==> flow/design.v <==
module intersection (
	input  clock,
	input  reset,
	input  pedestrian_button,
	output pedestrian_green,
	output pedestrian_red,
	output up_green,
	output up_red,
	output down_green,
	output down_red,
	input  turn_sensor,
	output turn_green,
	output turn_red
);
	wire pedestrian_request;
	wire pedestrian_blocked;
	wire pedestrian_waiting;
	wire up_request;
	wire up_blocked;
	wire up_waiting;
	wire down_request;
	wire down_blocked;
	wire down_waiting;
	wire turn_request;
	wire turn_blocked;
	wire turn_waiting;
	reg pri_pedestrian_up;
	reg pri_pedestrian_down;
	reg pri_turn_down;
	always @(posedge clock) begin
		if (pedestrian_green) begin
			pri_pedestrian_up <= 1;
			pri_pedestrian_down <= 1;
		end
		if (up_green) begin
			pri_pedestrian_up <= 0;
		end
		if (down_green) begin
			pri_pedestrian_down <= 0;
			pri_turn_down <= 0;
		end
		if (turn_green) begin
			pri_turn_down <= 1;
		end
		if (reset) begin
			pri_pedestrian_up <= 0;
			pri_pedestrian_down <= 0;
			pri_turn_down <= 0;
		end
	end
	assign pedestrian_request = pedestrian_button;
	assign pedestrian_blocked =
			(up_green || (up_waiting && pri_pedestrian_up)) ||
			(down_green || (down_waiting && pri_pedestrian_down));
	assign up_request = 1;
	assign up_blocked = pedestrian_green || (pedestrian_waiting && !pri_pedestrian_up);
	assign down_request = 1;
	assign down_blocked =
			(pedestrian_green || (pedestrian_waiting && !pri_pedestrian_down)) ||
			(turn_green || (turn_waiting && !pri_turn_down));
	assign turn_request = turn_sensor;
	assign turn_blocked = down_green || (down_waiting && pri_turn_down);
	trafficlight tl_pedestrian (
		.clock   (           clock  ),
		.reset   (           reset  ),
		.request (pedestrian_request),
		.blocked (pedestrian_blocked),
		.red     (pedestrian_red    ),
		.green   (pedestrian_green  ),
		.waiting (pedestrian_waiting)
	);
	trafficlight tl_up (
		.clock   (           clock  ),
		.reset   (           reset  ),
		.request (        up_request),
		.blocked (        up_blocked),
		.red     (        up_red    ),
		.green   (        up_green  ),
		.waiting (        up_waiting)
	);
	trafficlight tl_down (
		.clock   (           clock  ),
		.reset   (           reset  ),
		.request (      down_request),
		.blocked (      down_blocked),
		.red     (      down_red    ),
		.green   (      down_green  ),
		.waiting (      down_waiting)
	);
	trafficlight tl_turn (
		.clock   (           clock  ),
		.reset   (           reset  ),
		.request (      turn_request),
		.blocked (      turn_blocked),
		.red     (      turn_red    ),
		.green   (      turn_green  ),
		.waiting (      turn_waiting)
	);
endmodule
module trafficlight (
	input clock,
	input reset,
	input request,
	input blocked,
	output red,
	output green,
	output waiting
);
	reg [7:0] state;
	reg [31:0] counter;
	localparam [31:0] GREEN_PERIOD = 10000;
	localparam [7:0] STATE_IDLE = 0;
	localparam [7:0] STATE_WAIT = 1;
	localparam [7:0] STATE_GREEN = 2;
	always @(posedge clock) begin
		if (reset) begin
			state <= STATE_IDLE;
			counter <= GREEN_PERIOD;
		end else
		case (state)
			STATE_IDLE: begin
				if (request)
					state <= STATE_WAIT;
			end
			STATE_WAIT: begin
				if (!blocked)
					state <= STATE_GREEN;
			end
			STATE_GREEN: begin
				counter <= counter - 1;
				if (counter == 0) begin
					counter <= GREEN_PERIOD;
					state <= STATE_IDLE;
				end
			end
		endcase
	end
	assign waiting = state == STATE_WAIT;
	assign green = state == STATE_GREEN;
	assign red = !green;
endmodule
Reports on intersection
What the tools print for intersection, step after step.
Lines are those of the file above, counted from 1.
Operators carry their Yosys type and port widths (W data, S select, Z words).
Cell names lack the library's common part.
A cell with n/a has no value.
- design top: intersection
- clock: clock
- standard-cell library: sky130hd
- corner: tt_025C_1v80

Elaborated design
Source: Yosys, flattened and elaborated, memories not mapped. Widths are those after wreduce. Registers that Yosys merges into a memory's read port (data or address) are not register bits. Print and check cells do not count. Equal cells are merged and count once.
- reductions and logical operators: 40
- noted $add $sub $neg: 4
- noted eq/ne operators: 18
- muxes and demuxes: 20
- operators by type and width (cell ; number):
    $sub A32 B1 Y32 const B ; 4
    $logic_not A32 Y1 ; 4
    $mux W32 ; 4
    $pmux W8 S3 ; 4
    $mux W8 ; 10
    $eq A8 B1 Y1 const B ; 4
    $eq A8 B2 Y1 const B ; 4
    $logic_not A8 Y1 ; 4
    $ne A2 B2 Y1 const B ; 6
    $reduce_bool A3 Y1 ; 4
    $logic_or A1 B1 Y1 ; 8
    $ne A2 B1 Y1 const B ; 4
    $reduce_and A4 Y1 ; 2
    $logic_not A1 Y1 ; 7
    $logic_and A1 B1 Y1 ; 6
    $reduce_and A3 Y1 ; 2
    $reduce_or A2 Y1 ; 2
    $reduce_bool A2 Y1 ; 1
    $mux W1 ; 2
- output and inout port bits: 8
- cells after elaboration: 93
- bits in registers at 163
- bits of input ports: 4

Logic depth
Depth = most cells in a row (Yosys ltp): at word level without a register or memory, in the mapped netlist without a sequential cell, where the memories' decode and read muxes count.
- depth in word-level cells: 6
- ABC_AREA at 1
- gate-level depth with buffers: 11

Netlist
Source: synth_stat.txt of the flow (Yosys; design flattened, memories mapped). It holds for the ABC_AREA given above (unset counts as 0); a run with the other value may have another netlist.
Totals and module areas in this step are rounded.
- noted flip-flop cells: 143
- noted cell count: 1163
- noted chip area (Yosys): 7600 µm²
- noted sequential area: 2900 µm²
- buffer cells: 17
- cells by type (cell ; number ; total area (µm²)):
    dfxtp_1 ; 143 ; 2.86E+03
    nor2_1 ; 300 ; 1126.08
    nand2_1 ; 244 ; 915.878
    inv_1 ; 134 ; 502.982
    nand3_1 ; 89 ; 445.427
    xor2_1 ; 43 ; 376.611
    xnor2_1 ; 19 ; 166.41
    nand4_1 ; 24 ; 150.144
    nor3_1 ; 30 ; 150.144
    a21oi_1 ; 27 ; 135.13
    nor2_2 ; 16 ; 100.096
    buf_6 ; 7 ; 78.826
    o21ai_0 ; 11 ; 55.053
    ha_1 ; 4 ; 50.048
    nand3b_1 ; 6 ; 45.043
    nand2_2 ; 7 ; 43.792
    or2_2 ; 7 ; 43.792
    nor3_2 ; 4 ; 40.038
Other cell types: 24; their cells: 48.

Worst setup path after synthesis
Source: OpenSTA report_checks on the synthesized netlist (no wires, ideal clock, input and output delay 20% of the period each), path of least setup slack; recovery checks are left aside. Register names are those of the netlist, which keeps one name where synthesis merged equal registers.
- path type: reg-to-reg
- start point: reg tl_turn.counter[0]
- end point: reg tl_turn.counter[22]
- noted setup slack: 0.766 ns
- path delay: 1.525 ns
- time at the first pin: 0.000 ns
- buffers on the path at 1
- arrival at 1.403 ns
- clock period: 2.29 ns
- stages on the path at 11
- noted data required time: 2.168 ns
- synthesis period reached at 1.524 ns
"path delay" = arrival - input delay + setup time.
"stages on the path" counts driving pins, that of a launching flip-flop among them; a cell with two outputs on the path counts twice.
"synthesis period reached" = period - worst setup slack (recovery checks aside). The figure is calculated, with input and output delays left at 20% of the set period.
The rows between start and end are the longest chain of elaborated cells between them; the timing report does not say that the signal goes this way. Where chains are equally long, one stands for them.
A line is the first line of the expression or statement that the cell stems from. Yosys adds cells for indexed reads and writes and turns some case tables into memories.
A register here has more assigning lines than the two given.
- cell sequence: dfxtp_1 inv_1 ha_1 inv_1 nor3_4 nand3_2 nor2_2 nand2_1 nand2_2 buf_6 a21oi_1
- noted cells in the longest elaborated chain: 2
- elaborated cells between the ends (all ways): 3
- noted RTL lines with such cells: 2
- classes of those cells: add/sub (1); mux (1); reduce/logical (1)
- RTL lines, path after synthesis (item ; RTL line ; source):
    from (decl) ; 110 ; reg [31:0] counter;
    from (assign) ; 118 ; counter <= GREEN_PERIOD;
    from (assign) ; 130 ; counter <= counter - 1;
    $sub A32 B1 Y32 ; 130 ;
    $mux W32 ; 131 ; if (counter == 0) begin
    to (assign) ; 130 ;
    to (assign) ; 132 ; counter <= GREEN_PERIOD;
    to (decl) ; 110 ;

Path in the finished layout
Path of least setup slack in the final report of stored run 1 (OpenROAD, finished layout, wires in). Where an end is a register, its clock arrival counts in the times.
- path type: reg-to-output
- start point: reg tl_turn.state
- end point: out turn_red
- buffers on the path at 1
- noted data required time: 1.73 ns
- stages on the path at 3
- output delay: 0.43 ns
- arrival at 1.48 ns
- clock period: 2.16 ns
- time at the first pin: 0.42 ns
- noted setup slack: 0.25 ns
An end named without its bit number is one bit of that signal or, where synthesis recoded a state register, one of its new flip-flops.
A register here has more assigning lines than the two given.
- cell sequence: dfxtp_4 inv_2 clkdlybuf4s50_1
- RTL lines, path after layout (item ; RTL line ; source):
    from (decl) ; 109 ; reg [7:0] state;
    from (assign) ; 117 ; state <= STATE_IDLE;
    from (assign) ; 123 ; state <= STATE_WAIT;
    to (decl) ; 13 ; output turn_red
Chain of elaborated cells between the ends: none given.

Appendix: measured runs

Top module intersection; platform sky130hd; tools Yosys and OpenROAD; 2 stored runs in no particular order. Input and output delays are each 20% of the period that was set; the output load is 0.01 pF.
"clock period reached" is the run's clock period less its worst setup slack. It is reckoned from that one timing run; input and output delays stay at 20% of the period that was set.
"allowed time less slack (worst setup path)" = time allowed to the worst setup path (clock period - input delay - output delay, where it has them) - its slack; a late launch clock adds to it, a late capture clock takes from it.
"total power after layout": no workload was simulated; the value follows from the tool's default switching activity.
Results are given in rounded form.

Stored run 1
Settings were period_ns = 2.16; CORE_UTILIZATION = 46; SETUP_SLACK_MARGIN = 0.16; PLACE_DENSITY = 0.59; CORE_ASPECT_RATIO = 0.59; CORE_MARGIN = 6; TNS_END_PERCENT = 100; ABC_AREA = 1; GPL_ROUTABILITY_DRIVEN = 0; MAX_ROUTING_LAYER = met5; CAP_MARGIN = 20; SLEW_MARGIN = 20
- allowed time less slack (worst setup path) at 1.48 ns
- kind of the worst setup path: reg-to-output
- noted the clock period reached: 1.910 ns
- utilization after routing: 55%
- lowest setup slack at 0.25 ns
- post-synthesis cell area: 7600 µm²
- setup TNS at 0.000 ns
- std-cell area (final layout) at 8700 µm²
- noted the total power after layout: 6600 uW
- area of the die at 20000 µm²

Stored run 2
Settings were period_ns = 2.97; CORE_UTILIZATION = 16; SETUP_SLACK_MARGIN = 0.22; PLACE_DENSITY_LB_ADDON = 0.07; CELL_PAD_IN_SITES_GLOBAL_PLACEMENT = 0; CELL_PAD_IN_SITES_DETAIL_PLACEMENT = 2; ABC_AREA = 1; GPL_ROUTABILITY_DRIVEN = 0; CTS_CLUSTER_SIZE = 31; SLEW_MARGIN = 35; CAP_MARGIN = 20; CORE_MARGIN = 2
- allowed time less slack (worst setup path) at 1.79 ns
- kind of the worst setup path: reg-to-output
- noted the total power after layout: 4900 uW
- setup TNS at 0.000 ns
- area of the die at 50000 µm²
- post-synthesis cell area: 7600 µm²
- utilization after routing: 19%
- noted the clock period reached: 2.382 ns
- std-cell area (final layout) at 9100 µm²
- lowest setup slack at 0.59 ns
